==> flow/design.v <==
`default_nettype none
module fifo #(
  parameter  DATA_WIDTH         = 32,
  parameter  FIFO_DEPTH         = 128,
  parameter  POP_VALID          = 1'b0,  
  localparam FIFO_POINTER_WIDTH = $clog2(FIFO_DEPTH),
  localparam WORD_COUNT_WIDTH   = $clog2(FIFO_DEPTH+1'b1),
  localparam FIFO_MAX_POINTER   = FIFO_DEPTH-1'b1
)(
  input wire                         i_clk,
  input wire                         i_rst,
  input wire                         i_push,
  input wire        [DATA_WIDTH-1:0] i_data,
  input wire                         i_pop,
  output wire                        o_valid,
  output wire       [DATA_WIDTH-1:0] o_data,
  output wire [WORD_COUNT_WIDTH-1:0] o_word_count,
  output wire                        o_halffull,
  output wire                        o_empty,
  output wire                        o_full,
  output wire                        o_push_error,
  output wire                        o_pop_error
);
  generate
  if (FIFO_DEPTH == 1) begin: flop_fifo
    reg [DATA_WIDTH-1:0] memory;
    reg                  full_r;
    initial              full_r = 1'b0;
    assign               o_full       = full_r;
    assign               o_halffull   = full_r;
    assign               o_empty      = ~full_r;
    assign               o_word_count = full_r;
    assign               o_push_error = i_push & ~i_pop & full_r;
    assign               o_pop_error  = i_pop  & ~full_r;
    always @(posedge i_clk) memory   <= i_push ? i_data : memory;
    always @(posedge i_clk) full_r   <= i_rst           ? 1'b0   :
                                        i_push != i_pop ? i_push :
                                        full_r;
    if (POP_VALID != 1'b0) begin: pop_valid
      wire                    valid_e1  = ~i_rst & i_pop;
      reg                     valid_r;
      reg    [DATA_WIDTH-1:0] data_r;
      initial                 valid_r = 1'b0;
      always @(posedge i_clk) valid_r <= valid_e1;
      always @(posedge i_clk) data_r  <= valid_e1 ? memory : data_r;
      assign                  o_valid  = valid_r;
      assign                  o_data   = data_r;
    end
    else begin: valid_taken
      assign o_valid = full_r;
      assign o_data  = memory;
    end
  end
  else begin: ram_fifo
    reg          [DATA_WIDTH-1:0] memory [0:FIFO_DEPTH-1];
    reg  [FIFO_POINTER_WIDTH-1:0] r_pointer;
    reg  [FIFO_POINTER_WIDTH-1:0] w_pointer;
    reg                           completely_full;
    wire almostfull;
    initial begin
      r_pointer = {FIFO_POINTER_WIDTH{1'b0}};
      w_pointer = {FIFO_POINTER_WIDTH{1'b0}};
      completely_full = 1'b0;
    end
    wire [FIFO_POINTER_WIDTH-1:0] r_pointer_incremented;
    wire [FIFO_POINTER_WIDTH-1:0] w_pointer_incremented;
    assign o_word_count  = w_pointer == r_pointer ?
                             completely_full ? FIFO_DEPTH[WORD_COUNT_WIDTH-1:0] :
                             {WORD_COUNT_WIDTH{1'b0}} :
                           w_pointer > r_pointer ? w_pointer - r_pointer :
                           FIFO_DEPTH[WORD_COUNT_WIDTH-1:0] - r_pointer + w_pointer;
    assign o_empty      = o_word_count == 0;
    assign o_halffull   = o_word_count >= FIFO_DEPTH[WORD_COUNT_WIDTH-1:0] >> 1;
    assign   almostfull = o_word_count == FIFO_DEPTH[WORD_COUNT_WIDTH-1:0] - 1'b1;
    assign o_full       = o_word_count == FIFO_DEPTH[WORD_COUNT_WIDTH-1:0];
    assign r_pointer_incremented = r_pointer == FIFO_MAX_POINTER[FIFO_POINTER_WIDTH-1:0] ? {FIFO_POINTER_WIDTH{1'b0}} :
                                   r_pointer + 1'b1;
    assign w_pointer_incremented = w_pointer == FIFO_MAX_POINTER[FIFO_POINTER_WIDTH-1:0] ? {FIFO_POINTER_WIDTH{1'b0}} :
                                   w_pointer + 1'b1;
    assign o_pop_error           = o_empty &  i_pop;
    assign o_push_error          = o_full  & ~i_pop  &  i_push;
    always @(posedge i_clk) completely_full   <= i_rst ? 1'b0 :
                                                almostfull      &  i_push & ~i_pop ? 1'b1 :
                                                completely_full & ~i_push &  i_pop ? 1'b0 :
                                                completely_full;
    always @(posedge i_clk) r_pointer         <= i_rst  ? {FIFO_POINTER_WIDTH{1'b0}} :
                                                i_pop & ~o_pop_error   ? r_pointer_incremented :
                                                r_pointer;
    always @(posedge i_clk) w_pointer         <= i_rst  ? {FIFO_POINTER_WIDTH{1'b0}} :
                                                i_push & ~o_push_error ? w_pointer_incremented :
                                                w_pointer;
    if (POP_VALID != 1'b0) begin: pop_valid  
      wire                 valid_e1  = ~i_rst & ~o_pop_error & i_pop;
      reg                  valid_r;
      reg [DATA_WIDTH-1:0] data_r;
      initial valid_r = 1'b0;
      always @(posedge i_clk) valid_r <= valid_e1;
      always @(posedge i_clk) begin
        if (i_push)   memory[w_pointer] <= i_data;
        if (valid_e1) data_r            <= memory[r_pointer];
      end
      assign o_valid = valid_r;
      assign o_data  = data_r;
    end
    else begin: ready_taken  
      always @(posedge i_clk) begin
        if (i_push) memory[w_pointer] <= i_data;
      end
      assign o_valid = ~i_rst & ~o_empty;
      assign o_data  = memory[r_pointer];
    end
  end  
  endgenerate
endmodule
# Step by step through the tools: fifo
# What the tools print for fifo, step after step.
# Line numbers count from 1 in the design file above.
# Operators carry their Yosys type and port widths (W data, S select, Z words).
# Cell names lack the library's common part.
# A cell with -- has no value.
# setup
top,fifo
clk_port,i_clk
lib,sky130hd
pvt_corner,tt_025C_1v80

# Elaborated design
# Yosys after proc, flatten, opt, wreduce and memory -nomap, before mapping. Memory bits, and registers merged into a memory's read port (data or address), are not among the register bits. Print and check cells are not counted. Equal cells are merged and count once.
# Yosys's memory passes give these memory sizes; they may raise the number of words (mostly to a power of two), join words into wider ones and drop unused or constant bits.
# word_totals
romBits,0
clocked_rd_ports_x_width,0
reg_bits,15
latch_bits,0
output_inout_bits,46
ram_bits,4096
n_memories,1
# classes
n_mux,10
n_mul,0
equal,5
reduce_and_logical,2
n_addsub,5
logic,16
div,0
shift,0
compare,2
# memory_table
name,words,word_bits,rd,write_ports,line,source
ram_fifo.memory,128,32,1,1,55,reg          [DATA_WIDTH-1:0] memory [0:FIFO_DEPTH-1];
# ops
operator,count
$mux W32,1
$mux W8,3
$mux W7,3
$add A7 B1 Y7 const B,2
$eq A7 B7 Y1 const B,2
$and A1 B1 Y1,10
$sub A7 B7 Y8,1
$add A8 B7 Y8,1
$sub A8 B7 Y8 const A,1
$ge A8 B7 Y1 const B,1
$eq A8 B7 Y1 const B,1
$eq A8 B8 Y1 const B,1
$logic_not A8 Y1,1
$gt A7 B7 Y1,1
$eq A7 B7 Y1,1
$not A1 Y1,6
$mux W1,3
$reduce_bool A2 Y1,1

# Longest topological paths
# Yosys ltp: most cells in a row. Word level: on the elaborated netlist, between registers, memories and ports. Mapped: between sequential cells and ports; inverters and the memories' decode and read muxes count.
# depth
depth_word,9
ABC_AREA,0
mapped_depth,16
ltp_nobuf,13

# Mapped cells and area
# Source: synth_stat.txt of the flow (Yosys; design flattened, memories mapped). It holds for the ABC_AREA given above (unset counts as 0); a run with the other value may have another netlist.
# by_type
type,count
edfxtp_1,4096
mux4_2,1262
clkbuf_1,165
buf_2,123
nor2_1,157
a211oi_1,48
nand2_1,89
dfxtp_1,15
mux2i_1,29
and2_1,46
o22ai_1,42
buf_1,38
a31oi_1,20
nor4_1,20
ha_1,9
nand3_1,21
a21oi_1,19
o221ai_1,10
# Not listed: further types 38, cells in them 141.
# mapped
mapped_area_um2,156846.7
ff_cells,4111
seqArea_um2,123298.3
cell_count,6350

# Worst setup path after synthesis
# Path of least setup slack by OpenSTA after synthesis, without wires, with an ideal clock, recovery checks aside; 20% of the period is set as input and as output delay. Where synthesis merged equal registers, the netlist keeps one of their names.
# synth_path
path_kind,reg2out
from,register ram_fifo.r_pointer[1]
to,output port o_push_error
period_ps,6540
delay_ps,3676
required_time_ps,5232
stages,15
arrival_time_ps,3676
setup_slack_ps,1556
t_first_pin_ps,0
period_less_setup_slack_ps,4984
# "delay_ps" = arrival - input delay + setup time.
# At an output port there is no setup time.
# "stages": output pins that drive a net of the path, with the launching flip-flop's if there is one; two outputs of one cell count as two.
# "period_less_setup_slack_ps" is the clock period less the worst setup slack; recovery checks do not enter. This is arithmetic on one report: input and output delays are still those of the set period (20% each).
# The rows between start and end are the longest chain of elaborated cells between them; the timing report does not say that the signal goes this way. Where chains are equally long, one stands for them.
# Each line given opens the expression or statement behind the cell; cells for indexed reads and writes are added by Yosys, which also makes memories of some case tables.
# synth_via
path_cell_list,dfxtp_1 buf_2 clkbuf_1 buf_2 buf_2 buf_1 inv_1 fa_1 a21o_1 a2111oi_0 nor3_1 a211oi_1 nand4_2 nor3_2 and2_1
elab_chain_len,7
cone_cells,10
cone_classes,add/sub: 3; compare: 1; eq/ne: 2; mux: 2; logic: 2
# synth_lines
element,line,source
"start, declared",56,reg  [FIFO_POINTER_WIDTH-1:0] r_pointer;
"start, assigned",86,always @(posedge i_clk) r_pointer         <= i_rst  ? {FIFO_POINTER_WIDTH{1'b0}} :
$sub A8 B7 Y8,71,FIFO_DEPTH[WORD_COUNT_WIDTH-1:0] - r_pointer + w_pointer;
$add A8 B7 Y8,71,
$mux W8,70,w_pointer > r_pointer ? w_pointer - r_pointer :
$mux W8,67,assign o_word_count  = w_pointer == r_pointer ?
$eq A8 B8 Y1,75,assign o_full       = o_word_count == FIFO_DEPTH[WORD_COUNT_WIDTH-1:0];
$and A1 B1 Y1 x2,81,assign o_push_error          = o_full  & ~i_pop  &  i_push;
"end, declared",21,"output wire                        o_push_error,"

# Timing after layout
# Path of least setup slack in the final report of flow run 1 (OpenROAD, finished layout, wires in). Where an end is a register, its clock arrival counts in the times.
# The report prints the path's times to 10 ps; the period is as set.
# layout_path
path_kind,reg2out
from,register ram_fifo.r_pointer[0]
to,output port o_data[8]
setup_slack_ps,-940
t_first_pin_ps,960
arrival_time_ps,4390
required_time_ps,3460
period_ps,4320
stages,13
# The rows between start and end are the longest chain of elaborated cells between them; the timing report does not say that the signal goes this way. Where chains are equally long, one stands for them.
# A memory read counts as a cell of the chain, while the word-level depth stops at memories.
# layout_via
path_cell_list,dfxtp_4 buf_12 buf_12 buf_16 buf_8 buf_12 mux4_2 mux4_2 and2_4 a211oi_4 buf_12 nor4_4 buf_4
elab_chain_len,1
cone_cells,1
cone_classes,memory: 1
# layout_lines
element,line,source
"start, declared",56,reg  [FIFO_POINTER_WIDTH-1:0] r_pointer;
"start, assigned",86,always @(posedge i_clk) r_pointer         <= i_rst  ? {FIFO_POINTER_WIDTH{1'b0}} :
$mem_v2 Z128 W32,55,reg          [DATA_WIDTH-1:0] memory [0:FIFO_DEPTH-1];
"end, declared",16,"output wire       [DATA_WIDTH-1:0] o_data,"

Measured results for fifo: 2 stored runs of the Yosys and OpenROAD flow on sky130hd. The settings differ; the order carries no meaning. The constraints put input and output delay at 20% of the set period each and load the outputs with 0.01 pF.
"period_reached_ps" = clock period - worst setup slack. The figure is calculated, with input and output delays left at 20% of the set period.
"worst_setup_path_time_ps" is the time allowed to the run's worst setup path (the clock period less input and output delay, where it has them) less its slack. Clock arrival times count: a late capture clock shortens it, a late launch clock lengthens it.
By "power_total_w" is meant OpenSTA's value without simulated activity: inputs other than the clock are taken to toggle once in ten clock periods, and the tool carries that through the logic.
"worst_setup_path_time_ps" is known to 10 ps.

Flow run 1, flow files:
==> flow/run.sh <==
#!/bin/bash
# the make line also repeats the synthesis and layout settings of config.mk as NAME=value (left out here)
make -C /OpenROAD-flow-scripts/flow DESIGN_CONFIG=/design/flow/config.mk WORK_HOME=/design/flow/orfs CLKGATE_MAP_FILE= finish
==> flow/config.mk <==
export PLATFORM = sky130hd
export DESIGN_NAME = fifo
export DESIGN_NICKNAME = fifo
export VERILOG_FILES = /design/flow/design.v
export SDC_FILE = /design/flow/constraint.sdc
export NUM_CORES = 4
export LEC_CHECK = 0
export CAP_MARGIN = 25
export CELL_PAD_IN_SITES_GLOBAL_PLACEMENT = 2
export CORE_ASPECT_RATIO = 1.74
export CORE_MARGIN = 5
export CORE_UTILIZATION = 42
export GPL_ROUTABILITY_DRIVEN = 1
export MIN_ROUTING_LAYER = met2
export PLACE_DENSITY_LB_ADDON = 0.17
export SLEW_MARGIN = 20
==> flow/constraint.sdc <==
create_clock -name core_clock -period 4.32 [get_ports {i_clk}]
set_input_delay 0.8640 -clock core_clock [delete_from_list [all_inputs] [get_ports {i_clk}]]
set_output_delay 0.8640 -clock core_clock [all_outputs]
set_load 0.01 [all_outputs]

==> results of flow run 1, as CSV <==
result,value
fin_util_pct,50.7
power_total_w,0.103592
timing.setup.ws_ps,-936
hold_ws_ps,335
period_reached_ps,5256
synthArea_um2,156846.7
worst_setup_path_time_ps,4390
critical_path_kind,"reg2out"
finalCellArea_um2,189008.0
final_die_area_um2,386237.0
fin_tns_ps,-26541

Flow run 2, flow files:
==> flow/run.sh <==
#!/bin/bash
# the make line also repeats the synthesis and layout settings of config.mk as NAME=value (left out here)
make -C /OpenROAD-flow-scripts/flow DESIGN_CONFIG=/design/flow/config.mk WORK_HOME=/design/flow/orfs CLKGATE_MAP_FILE= finish
==> flow/config.mk <==
export PLATFORM = sky130hd
export DESIGN_NAME = fifo
export DESIGN_NICKNAME = fifo
export VERILOG_FILES = /design/flow/design.v
export SDC_FILE = /design/flow/constraint.sdc
export NUM_CORES = 4
export LEC_CHECK = 0
export CAP_MARGIN = 20
export CORE_MARGIN = 2
export CORE_UTILIZATION = 71
export GPL_TIMING_DRIVEN = 0
export PLACE_DENSITY_LB_ADDON = 0.06
export SETUP_SLACK_MARGIN = 1.29
export SLEW_MARGIN = 20
export TNS_END_PERCENT = 75
==> flow/constraint.sdc <==
create_clock -name core_clock -period 7.84 [get_ports {i_clk}]
set_input_delay 1.5680 -clock core_clock [delete_from_list [all_inputs] [get_ports {i_clk}]]
set_output_delay 1.5680 -clock core_clock [all_outputs]
set_load 0.01 [all_outputs]

==> results of flow run 2, as CSV <==
result,value
fin_util_pct,82.8
power_total_w,0.057031
timing.setup.ws_ps,943
hold_ws_ps,495
period_reached_ps,6897
synthArea_um2,156846.7
worst_setup_path_time_ps,5330
critical_path_kind,"reg2out"
finalCellArea_um2,182016.0
final_die_area_um2,224685.0
fin_tns_ps,0
